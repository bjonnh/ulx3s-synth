==> flow/design.v <==
module I2Seasy(
        input        sclk,
        output       mclk,
        output       loutData,
        output       lrclk,
        output       audioclk,
        output       bclk,
        input [23:0] inLeft,  
        input [23:0] inRight,  
   );
    wire [3:0]   clocks;
    wire          mclk;
    ecp5pll
       #(
         .in_hz(   25000000),
         .out0_hz( 50000000), .out0_tol_hz(0),
         .out1_hz( 6250000), .out1_tol_hz(0),
         .out2_hz( 6250000), .out2_tol_hz(0),
         .out3_hz( 6250000), .out3_tol_hz(0)
       )
    ecp5pll_inst
       (
        .clk_i(sclk),
        .clk_o(clocks)
       );
   assign mclk = sclk;
   wire           lrclk_div_2;
    Clock_divider  clockdivider_for_bclk
        ( .clock_in(mclk), .clock_out(bclk), .div(4));
    Clock_divider clockdivider_for_audioclk
        ( .clock_in(bclk), .clock_out(lrclk), .div(64) );
       Clock_divider clockdivider_for_audioclk2
        ( .clock_in(lrclk), .clock_out(lrclk_div_2), .div(2) );
    I2SInterface i2s_instance
       (
      .sclk(mclk),   
      .bclk(bclk),   
      .lr(lrclk_div_2),          
      .loutData(loutData),
      .inLeft(inLeft),
      .inRight(inRight),
      );
endmodule
module I2SInterface(
        input sclk,  
        input bclk,  
        input lr,  
        output loutData,  
        input [23:0] inLeft,  
        input [23:0] inRight,  
    );
    reg [63:0] outputShift;
    reg [1:0] bclkEdge;  
    reg [1:0] lrEdge;  
    reg frameSync;  
    always @(posedge sclk)
    begin
        if (lrEdge == 2'b10)
            frameSync <= 1'b1;
        else if (bclkEdge == 2'b01)
            frameSync <= 1'b0;
        if (bclkEdge == 2'b01)
        begin
            loutData <= outputShift[63];
            outputShift <= {outputShift[62:0], 1'b0};
        end
        else if (bclkEdge == 2'b00 && frameSync == 1'b1)
            outputShift <= {inLeft, 8'b0, inRight, 8'b0};
        bclkEdge <= {bclkEdge[0], bclk};
        lrEdge <= {lrEdge[0], lr};
    end
endmodule
Tool chain data of I2SInterface
The steps from the RTL of I2SInterface to its reports follow in flow order.
Lines are those of the file above, counted from 1.
Not given: --
- top module: I2SInterface
- clock input: sclk
- cell library: sky130hd
- library corner: tt_025C_1v80

Elaborated design
Yosys after proc, flatten, opt, wreduce and memory -nomap, before mapping. Memory bits, and registers merged into a memory's read port (data or address), are not among the register bits. Print and check cells are not counted. Equal cells are merged and count once.
- ROM bits: 0
- bits in writable memories at 0
- noted memory cells: 0
- bits of input ports at 51
- noted elaborated cells: 13
- register bits at 62
- noted output and inout port bits: 1
- noted clocked read ports x word width: 0
- latch bits: 0
- reduce/logical cells at 3
- noted multipliers: 0
- noted mux-type cells: 2
- add/sub/neg operators at 0
- eq/ne operators at 2
- noted bitwise operators: 0
- div/mod/pow operators: 0
- shift-type cells at 0
- $lt $le $gt $ge at 0
- operators with widths (kind ; count):
    two-way mux 64 bit ; 2
    equality test 2 x 1 -> 1 bit with constant B ; 1
    equality test 2 bit with constant B ; 1
    zero test 2 bit ; 1
    nonzero test 2 bit ; 1
    logical AND 1 bit ; 1

Depth
Yosys ltp: most cells in a row. Word level: on the elaborated netlist, between registers, memories and ports. Mapped: between sequential cells and ports; inverters and the memories' decode and read muxes count.
- word-level depth: 4
- ABC_AREA: 0
- gate-level depth with buffers at 4
- depth with buffers taken out at 2

Synthesis result
The flow's flattened synthesis, as Yosys stat reports it; memories are mapped. The netlist is that of the ABC_AREA named above (0 if unset); the other value can give another one.
Totals and module areas in this step are rounded.
- cells by type (cell ; count ; total area (sq um)):
    sky130_fd_sc_hd__edfxtp_1 ; 57 ; 1.71E+03
    sky130_fd_sc_hd__mux2_2 ; 38 ; 427.91
    sky130_fd_sc_hd__mux2_4 ; 9 ; 135.13
    sky130_fd_sc_hd__dfxtp_1 ; 5 ; 100.096
    sky130_fd_sc_hd__and2_1 ; 8 ; 50.048
    sky130_fd_sc_hd__buf_4 ; 3 ; 22.522
    sky130_fd_sc_hd__buf_8 ; 1 ; 15.014
    sky130_fd_sc_hd__nor2b_4 ; 1 ; 13.763
    sky130_fd_sc_hd__buf_6 ; 1 ; 11.261
    sky130_fd_sc_hd__inv_1 ; 2 ; 7.507
    sky130_fd_sc_hd__nor2_1 ; 2 ; 7.507
    sky130_fd_sc_hd__nor2b_1 ; 1 ; 6.256
    sky130_fd_sc_hd__o22ai_1 ; 1 ; 6.256
    sky130_fd_sc_hd__buf_2 ; 1 ; 5.005
- noted sequential area: 1810 sq um
- noted buffer cells: 6
- noted mapped area: 2520 sq um
- flip-flops: 62
- cells in the netlist at 130

Path before layout
Source: OpenSTA report_checks on the synthesized netlist (no wires, ideal clock, input and output delay 20% of the period each), path of least setup slack; recovery checks are left aside. Register names are those of the netlist, which keeps one name where synthesis merged equal registers.
- path kind: reg2reg
- start point: register bclkEdge[0]
- end point: register outputShift[10]
- noted period: 4.75 ns
- noted path slack: 1.546 ns
- library setup time at 0.471 ns
- path delay: 3.204 ns
- required time: 4.279 ns
- path buffers at 0
- arrival at 2.733 ns
- driving pins on the path: 3
- time at the first pin at 0.000 ns
- synthesis period reached: 3.204 ns
"path delay" is the arrival time less input delay plus setup time.
"driving pins on the path" counts driving pins, that of a launching flip-flop among them; a cell with two outputs on the path counts twice.
"synthesis period reached" is the clock period less the worst setup slack; recovery checks do not enter. This is arithmetic on one report: input and output delays are still those of the set period (20% each).
The rows between start and end are the longest chain of elaborated cells between them; the timing report does not say that the signal goes this way. Where chains are equally long, one stands for them.
A line is the first line of the expression or statement that the cell stems from. Yosys adds cells for indexed reads and writes and turns some case tables into memories.
Only ways into the end's enable, where the timed path ends, are counted here.
- cell sequence: sky130_fd_sc_hd__dfxtp_1 sky130_fd_sc_hd__nor2_1 sky130_fd_sc_hd__nor2_1
- cells in the longest elaborated chain at 3
- elaborated cells between the ends (all ways): 4
- those cells by class: 1 x eq/ne; 3 x reduce/logical
- RTL lines, path post-synthesis (item ; line ; text):
    start, declared ; 53 ; reg [1:0] bclkEdge;
    start, assigned ; 69 ; bclkEdge <= {bclkEdge[0], bclk};
    zero test 2 bit ; 67 ; else if (bclkEdge == 2'b00 && frameSync == 1'b1)
    logical AND 1 bit ; 67 ;
    nonzero test 2 bit ; -- ;
    end, assigned ; 65 ; outputShift <= {outputShift[62:0], 1'b0};
    end, assigned ; 68 ; outputShift <= {inLeft, 8'b0, inRight, 8'b0};
    end, declared ; 52 ; reg [63:0] outputShift;

Worst path after layout
From the final timing report of record 1: the path of least setup slack in the routed layout; clock arrival at registers is part of the times.
- path kind: reg2out
- start point: register loutData
- end point: output port loutData
- arrival at 1.17 ns
- noted path slack: 3.23 ns
- required time: 4.40 ns
- noted period: 5.5 ns
- external output delay at 1.10 ns
- driving pins on the path: 2
- path buffers at 1
- time at the first pin at 0.32 ns
- cell sequence: sky130_fd_sc_hd__edfxtp_1 sky130_fd_sc_hd__clkdlybuf4s50_1
- cells in the longest elaborated chain at 0
- elaborated cells between the ends (all ways): 0
- RTL lines with such cells at 0
- RTL lines, path post-layout (item ; line ; text):
    start, declared ; 48 ; output loutData,
    start, assigned ; 64 ; loutData <= outputShift[63];
    end, declared ; 48 ;

Below are 2 stored runs of the flow (Yosys, OpenROAD; platform sky130hd) on I2SInterface, each with its settings and what was measured, unordered. Constraints: input delay and output delay 20% of the set period each, output load 0.01 pF.
The measured numbers are rounded.

Record 1
Settings were period_ns = 5.5; CORE_UTILIZATION = 28; SETUP_SLACK_MARGIN = 0.27; PLACE_DENSITY_LB_ADDON = 0.07; CELL_PAD_IN_SITES_GLOBAL_PLACEMENT = 0; TNS_END_PERCENT = 100; ABC_AREA = 0; MIN_ROUTING_LAYER = met1; MAX_ROUTING_LAYER = met4; CAP_MARGIN = 20; CORE_MARGIN = 2; SLEW_MARGIN = 20
- full die area: 9770 sq um
- noted the netlist area reported by Yosys: 2520 sq um
- noted the worst hold slack in the final report: 0.368 ns
- noted the utilization after layout: 38.3 %
- standard-cell area after layout at 3340 sq um
- setup TNS at 0.000 ns
- worst setup slack after layout at 3.23 ns

Record 2
Settings were period_ns = 3.66; CAP_MARGIN = 20; CORE_MARGIN = 2; CORE_UTILIZATION = 40; SLEW_MARGIN = 20
- full die area: 6950 sq um
- noted the netlist area reported by Yosys: 2520 sq um
- noted the worst hold slack in the final report: 0.358 ns
- noted the utilization after layout: 55.0 %
- standard-cell area after layout at 3300 sq um
- setup TNS at 0.000 ns
- worst setup slack after layout at 1.76 ns
