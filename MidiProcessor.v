==> flow/design.v <==
module MidiByteReader(
	input 		 clk_25,
	input 		 MIDI_RX,
	output reg 	 isByteAvailable = 0,
	output reg [7:0] byteValue = 0,
	output reg       debug = 0,		      
	output reg 	 waitingForSignal = 0,
	output reg 	 signalAvailable = 0,
	output reg 	 byteComplete = 0, 
);
localparam
  midiTicks                 = 12'd800,   
  debounceTicks             = 12'd400,
  stateWaitingForSignal     = 8'd0,
  stateSignalAvailable      = 8'd1,
  stateByteComplete         = 8'd2;
  reg [7:0] midiState = stateWaitingForSignal;
  reg [7:0] bitNumber = 0;
  reg [11:0] midiCount = 0;
  reg [12:0] debounceCountDown = debounceTicks;
always @(posedge clk_25)
  begin
  case (midiState)
    stateWaitingForSignal:
      begin
        waitingForSignal<=1;
	signalAvailable<=0;
	byteComplete<=0;
        isByteAvailable <= 1'b0;
        if (MIDI_RX == 1'b0)
          begin
	    debounceCountDown <= debounceCountDown - 1'b1;
	    if (debounceCountDown == 12'b0)
	      begin
	        debounceCountDown <= debounceTicks;
		midiState <= stateSignalAvailable;
	        midiCount <= 1'b0;
		bitNumber <= 1'b0;
		byteValue <= 1'b0;
	      end
          end
	else
          debounceCountDown <= debounceTicks;
      end
    stateSignalAvailable:
      begin
        waitingForSignal<=0;
	signalAvailable<=1;
	byteComplete<=0;
	midiCount <= midiCount + 1'b1;
        if (midiCount == midiTicks)
	  begin
	    midiCount <= 1'b0;
	    bitNumber <= bitNumber + 1'b1;
             debug <= MIDI_RX;
            if (MIDI_RX == 1'b1)
	      begin
	      byteValue <= byteValue | (1'b1 << bitNumber);
	    end
            if (bitNumber == 8'd7)
	      midiState <= stateByteComplete;					
	    end
        end
    stateByteComplete:
      begin
        waitingForSignal<=0;
	signalAvailable<=0;
	byteComplete<=1;
	midiCount <= midiCount + 1'b1;
        if (midiCount == midiTicks)
	  begin
	    isByteAvailable <= 1'b1;				
	    midiState <= stateWaitingForSignal;
	  end			
      end
  endcase
end
endmodule
module MidiProcessor(
	input			 clk,
	input			 MIDI_RX,
	output reg		 isNoteOn,
	output reg [7:0] note,
	output reg [7:0] controllerNumber,
	output reg [7:0] controllerValue,
	output reg		 controllerReady
);
reg [3:0] status = 0;
reg [3:0] channel = 0;
reg [7:0] dataByte0 = 0;
reg [7:0] dataByte1 = 0;
reg [7:0] dataByte2 = 0;
reg [7:0] dataBytesReceivedCount = 0;
reg isDataByteAvailable = 0;
reg [7:0] note;
reg	controllerReady = 0;
reg controllerNumber = 0;
reg controllerValue = 0;
wire isByteAvailable;
wire [7:0] byteValue;
MidiByteReader midiByteReader(clk, MIDI_RX, isByteAvailable, byteValue);
always @(posedge clk)
begin
	if (isByteAvailable == 1'b1)
		begin
			if (byteValue < 8'h80)   
				begin
					case (dataBytesReceivedCount)
						0:
							begin
								dataByte0 <= byteValue;
								dataBytesReceivedCount <= 8'd1;
								isDataByteAvailable <= 1'b1;
							end
						1:
							begin
								dataByte1 <= byteValue;
								dataBytesReceivedCount <= 8'd2;
								isDataByteAvailable <= 1'b1;
							end
						2:
							begin
								dataByte2 <= byteValue;
								dataBytesReceivedCount <= 8'd3;
								isDataByteAvailable <= 1'b1;
							end
					endcase
				end
			else   
				begin
					status <= byteValue[7:4];
					channel <= byteValue[3:0];
					dataBytesReceivedCount <= 0;
				end
		end
	else if (isDataByteAvailable == 1'b1)
		begin
			isDataByteAvailable <= 1'b0;
			case (status)
				4'h8:   
					if (dataBytesReceivedCount == 2)
					    begin
								begin
									dataBytesReceivedCount <= 0;
									isNoteOn <= 1'b0;
								end
						end
				4'h9:   
					case (dataBytesReceivedCount)
						1:
							note = dataByte0;
						2:
							begin
								dataBytesReceivedCount <= 0;
								if (dataByte1 == 0)
									begin
										isNoteOn <= 1'b0;
									end
								else
									begin
										isNoteOn <= 1'b1;
									end
							end
					endcase
				4'hB:   
					case (dataBytesReceivedCount)
						1: begin
						   controllerReady <= 0;
						   controllerNumber <= dataByte0;
						end
						2:
							begin
							   dataBytesReceivedCount <= 0;
							   controllerValue <= dataByte1;
							end
					endcase
			endcase
		end  
end
endmodule
Reports on MidiProcessor
Tool output for the design above, in the order of the flow.
Lines are those of the file above, counted from 1.
Library cell names are shortened.
{"block": "design", "top_module": "MidiProcessor", "clock": "clk", "lib": "sky130hd", "corner": "tt_025C_1v80"}

Word level
Yosys after proc, flatten, opt, wreduce and memory -nomap, before mapping. Memory bits, and registers merged into a memory's read port (data or address), are not among the register bits. Print and check cells are not counted. Equal cells are merged and count once.
{"block": "word_totals", "regBits": 104, "latchBits": 0, "mem_bits_rw": 0, "rom_bits": 0, "clocked_rd_ports_x_width": 0, "n_memories": 0, "input_bits": 2, "out_inout_bits": 26, "wordCells": 102}
{"block": "classes", "add_sub_neg": 3, "mul": 0, "div_mod_pow": 0, "n_cmp": 1, "eq_ne": 21, "shift": 1, "muxes": 31, "n_logic": 3, "reduce_logical": 27}
{"block": "op_table", "operator": "2-to-1 mux 8 bit", "n": 15}
{"block": "op_table", "operator": "parallel mux 8 bit (select 3 bit)", "n": 2}
{"block": "op_table", "operator": "parallel mux 12 bit (select 3 bit)", "n": 1}
{"block": "op_table", "operator": "2-to-1 mux 12 bit", "n": 3}
{"block": "op_table", "operator": "parallel mux 8 bit (select 2 bit)", "n": 2}
{"block": "op_table", "operator": "zero test 8 bit", "n": 3}
{"block": "op_table", "operator": "AND reduction 4 bit", "n": 5}
{"block": "op_table", "operator": "equality test 8 x 1 -> 1 bit (second input constant)", "n": 2}
{"block": "op_table", "operator": "equality test 8 x 2 -> 1 bit (second input constant)", "n": 2}
{"block": "op_table", "operator": "subtractor 13 x 1 -> 13 bit (second input constant)", "n": 1}
{"block": "op_table", "operator": "zero test 13 bit", "n": 1}
{"block": "op_table", "operator": "adder 12 x 1 -> 12 bit (second input constant)", "n": 1}
{"block": "op_table", "operator": "equality test 12 x 10 -> 1 bit (second input constant)", "n": 1}
{"block": "op_table", "operator": "!= test 2 bit (second input constant)", "n": 6}
{"block": "op_table", "operator": "equality test 4 bit (second input constant)", "n": 3}
{"block": "op_table", "operator": "AND reduction 5 bit", "n": 2}
{"block": "op_table", "operator": "AND reduction 3 bit", "n": 3}
{"block": "op_table", "operator": "left shift 1 x 8 -> 8 bit (first input constant)", "n": 1}
{"block": "op_table", "operator": "!= test 2 x 1 -> 1 bit (second input constant)", "n": 4}
{"block": "op_table", "operator": "nonzero test 2 bit", "n": 4}
{"block": "op_table", "operator": "adder 8 x 1 -> 8 bit (second input constant)", "n": 1}
{"block": "op_table", "operator": "equality test 8 x 3 -> 1 bit (second input constant)", "n": 1}
{"block": "op_table", "operator": "less-than comparator 8 bit (second input constant)", "n": 1}
{"block": "op_table", "operator": "bitwise OR 8 bit", "n": 1}
{"block": "op_table", "operator": "AND reduction 2 bit", "n": 3}
{"block": "op_table", "operator": "OR reduction 3 bit", "n": 2}
{"block": "op_table", "operator": "AND reduction 6 bit", "n": 1}
{"block": "op_table", "operator": "2-to-1 mux 1 bit", "n": 6}
Other operator kinds: 7; their cells: 9.

Logic depth
Depth = most cells in a row (Yosys ltp): at word level without a register or memory, in the mapped netlist without a sequential cell, where the memories' decode and read muxes count.
{"block": "logic_depth", "depth_word": 5, "ABC_AREA": 1, "ltp_mapped": 10, "depth_no_buf": 9}

Synthesis result
The flow's flattened synthesis, as Yosys stat reports it; memories are mapped. The netlist is that of the ABC_AREA named above (0 if unset); the other value can give another one.
{"block": "by_type", "cell": "edfxtp_1", "n": 91, "type_area_um2": 2.73E+03}
{"block": "by_type", "cell": "inv_1", "n": 54, "type_area_um2": 202.694}
{"block": "by_type", "cell": "nand2_1", "n": 54, "type_area_um2": 202.694}
{"block": "by_type", "cell": "nor2_1", "n": 53, "type_area_um2": 198.941}
{"block": "by_type", "cell": "ha_1", "n": 14, "type_area_um2": 175.168}
{"block": "by_type", "cell": "a21oi_1", "n": 25, "type_area_um2": 125.12}
{"block": "by_type", "cell": "nand3_1", "n": 17, "type_area_um2": 85.082}
{"block": "by_type", "cell": "xor2_1", "n": 7, "type_area_um2": 61.309}
{"block": "by_type", "cell": "o21ai_0", "n": 9, "type_area_um2": 45.043}
{"block": "by_type", "cell": "nor3_1", "n": 8, "type_area_um2": 40.038}
{"block": "by_type", "cell": "xnor2_1", "n": 3, "type_area_um2": 26.275}
{"block": "by_type", "cell": "nand2_2", "n": 4, "type_area_um2": 25.024}
{"block": "by_type", "cell": "nand4_1", "n": 4, "type_area_um2": 25.024}
{"block": "by_type", "cell": "dfxtp_1", "n": 1, "type_area_um2": 20.019}
{"block": "by_type", "cell": "nor2_2", "n": 3, "type_area_um2": 18.768}
{"block": "by_type", "cell": "nor4_1", "n": 3, "type_area_um2": 18.768}
{"block": "by_type", "cell": "o21ai_2", "n": 2, "type_area_um2": 17.517}
{"block": "by_type", "cell": "or2_2", "n": 2, "type_area_um2": 12.512}
Not listed: further types 10, cells in them 10.
{"block": "mapped", "stdcells": 364, "yosys_area_um2": 4110.2, "seqArea_um2": 2752.6, "ffs": 92}

Timing after synthesis
Source: OpenSTA report_checks on the synthesized netlist (no wires, ideal clock, input and output delay 20% of the period each), path of least setup slack; recovery checks are left aside. Register names are those of the netlist, which keeps one name where synthesis merged equal registers.
{"block": "synth_timing", "path_kind": "reg2reg", "from": "reg midiByteReader.midiState[0]", "to": "reg midiByteReader.midiCount[0]", "tclk_ps": 2440, "arrival_time_ps": 1844, "required_ps": 2055, "setup_slack_ps": 211, "path_delay_ps": 2229, "path_stages": 5, "path_buffers": 0, "period_less_setup_slack_ps": 2229}
"path_delay_ps" = arrival - input delay + setup time.
"path_stages" counts driving pins, that of a launching flip-flop among them; a cell with two outputs on the path counts twice.
"period_less_setup_slack_ps" is the clock period less the worst setup slack; recovery checks do not enter. This is arithmetic on one report: input and output delays are still those of the set period (20% each).
The rows between start and end are the longest chain of elaborated cells between them; the timing report does not say that the signal goes this way. Where chains are equally long, one stands for them.
Each line given opens the expression or statement behind the cell; cells for indexed reads and writes are added by Yosys, which also makes memories of some case tables.
At most two assigning lines are given for a register; there are more.
The path ends at the enable pin of a flip-flop; only ways to that pin are counted.
{"block": "synth_between", "path_cell_list": "edfxtp_1 inv_1 ha_1 o21ai_0 a21oi_1", "elab_chain_cells": 3, "cone_cells": 7, "lines_between": 1, "cone_classes": "4 x eq/ne; 3 x reduce/logical"}
{"block": "synth_rtl", "element": "start: declaration", "line_no": 17, "text": "reg [7:0] midiState = stateWaitingForSignal;"}
{"block": "synth_rtl", "element": "start: assignment", "line_no": 36, "text": "midiState <= stateSignalAvailable;"}
{"block": "synth_rtl", "element": "start: assignment", "line_no": 61, "text": "midiState <= stateByteComplete;"}
{"block": "synth_rtl", "element": "zero test 8 bit", "line_no": 23, "text": "case (midiState)"}
{"block": "synth_rtl", "element": "!= test 2 x 1 -> 1 bit"}
{"block": "synth_rtl", "element": "AND reduction 3 bit"}
{"block": "synth_rtl", "element": "end: assignment", "line_no": 50, "text": "midiCount <= midiCount + 1'b1;"}
{"block": "synth_rtl", "element": "end: assignment", "line_no": 69, "text": "midiCount <= midiCount + 1'b1;"}
{"block": "synth_rtl", "element": "end: declaration", "line_no": 19, "text": "reg [11:0] midiCount = 0;"}

Timing after layout
Path of least setup slack in the final report of flow run 1 (OpenROAD, finished layout, wires in). Where an end is a register, its clock arrival counts in the times.
The report prints the path's times to 10 ps; the period is as set.
{"block": "layout_timing", "path_kind": "reg2reg", "from": "reg midiByteReader.midiCount[0]", "to": "reg (no name shown)", "tclk_ps": 1690, "arrival_time_ps": 1780, "required_ps": 1760, "setup_slack_ps": -20, "path_stages": 10, "path_buffers": 1}
The rows between start and end are the longest chain of elaborated cells between them; the timing report does not say that the signal goes this way. Where chains are equally long, one stands for them.
At most two assigning lines are given for a register; there are more.
The path ends at the enable pin of a flip-flop; only ways to that pin are counted.
{"block": "layout_between", "path_cell_list": "edfxtp_1 inv_1 ha_2 nand2_2 nor2_2 nand3_2 a21oi_2 nand2_2 nor2_4 buf_12", "elab_chain_cells": 3, "cone_cells": 3, "cone_classes": "2 x eq/ne; 1 x reduce/logical"}
{"block": "layout_rtl", "element": "start: declaration", "line_no": 19, "text": "reg [11:0] midiCount = 0;"}
{"block": "layout_rtl", "element": "start: assignment", "line_no": 50, "text": "midiCount <= midiCount + 1'b1;"}
{"block": "layout_rtl", "element": "start: assignment", "line_no": 69, "text": "midiCount <= midiCount + 1'b1;"}
{"block": "layout_rtl", "element": "equality test 12 x 10 -> 1 bit", "line_no": 51, "text": "if (midiCount == midiTicks)"}
{"block": "layout_rtl", "element": "!= test 2 x 1 -> 1 bit"}
{"block": "layout_rtl", "element": "AND reduction 5 bit"}
{"block": "layout_rtl", "element": "end: assignment", "line_no": 39}
{"block": "layout_rtl", "element": "end: assignment", "line_no": 58}
{"block": "layout_rtl", "element": "end: declaration", "line_no": 5}

# Flow runs of MidiProcessor

Design MidiProcessor on sky130hd. What follows are 2 stored runs of the flow, each under its own settings; their order means nothing. The constraints put input and output delay at 20% of the set period each and load the outputs with 0.01 pF.
"period_less_ws_ps" means the clock period less the worst setup slack. The figure is calculated, with input and output delays left at 20% of the set period.
"worst_path_time_ps" means the part of the period allowed to the worst setup path (the constraints hold back 20% at inputs and 20% at outputs) less its slack; where the path has registers, the arrival times of their clocks count too.
"worst_path_time_ps" is given in steps of 10 ps.

{"run": "flow run 1", "settings": { "period_ns": 1.69, "CORE_UTILIZATION": 24, "SETUP_SLACK_MARGIN": 0.27, "PLACE_DENSITY_LB_ADDON": 0.06, "CORE_ASPECT_RATIO": 1.26, "CELL_PAD_IN_SITES_GLOBAL_PLACEMENT": 3, "CELL_PAD_IN_SITES_DETAIL_PLACEMENT": 2, "TNS_END_PERCENT": 95, "ABC_AREA": 1, "GPL_TIMING_DRIVEN": 0, "MAX_ROUTING_LAYER": "met4", "CAP_MARGIN": 20, "CORE_MARGIN": 2, "SLEW_MARGIN": 20 }, "results": { "final_setup_ws_ps": -18, "design.die.area_um2": 18195.7, "finalCellArea_um2": 6113.4, "synthArea_um2": 4110.2, "worst_path_time_ps": 1710, "critical_path_kind": "reg2reg", "period_less_ws_ps": 1708, "holdWs_ps": 452 }}
{"run": "flow run 2", "settings": { "period_ns": 1.81, "CORE_UTILIZATION": 37, "SETUP_SLACK_MARGIN": 0.27, "PLACE_DENSITY_LB_ADDON": 0.12, "CORE_MARGIN": 5, "CELL_PAD_IN_SITES_GLOBAL_PLACEMENT": 2, "ABC_AREA": 1, "GPL_TIMING_DRIVEN": 0, "GPL_ROUTABILITY_DRIVEN": 1, "CTS_CLUSTER_DIAMETER": 74, "SLEW_MARGIN": 40, "MIN_ROUTING_LAYER": "met1", "CAP_MARGIN": 20 }, "results": { "final_setup_ws_ps": 99, "design.die.area_um2": 13316.0, "period_less_ws_ps": 1711, "finalCellArea_um2": 5400.2, "synthArea_um2": 4110.2, "worst_path_time_ps": 1710, "critical_path_kind": "reg2reg", "holdWs_ps": 451 }}
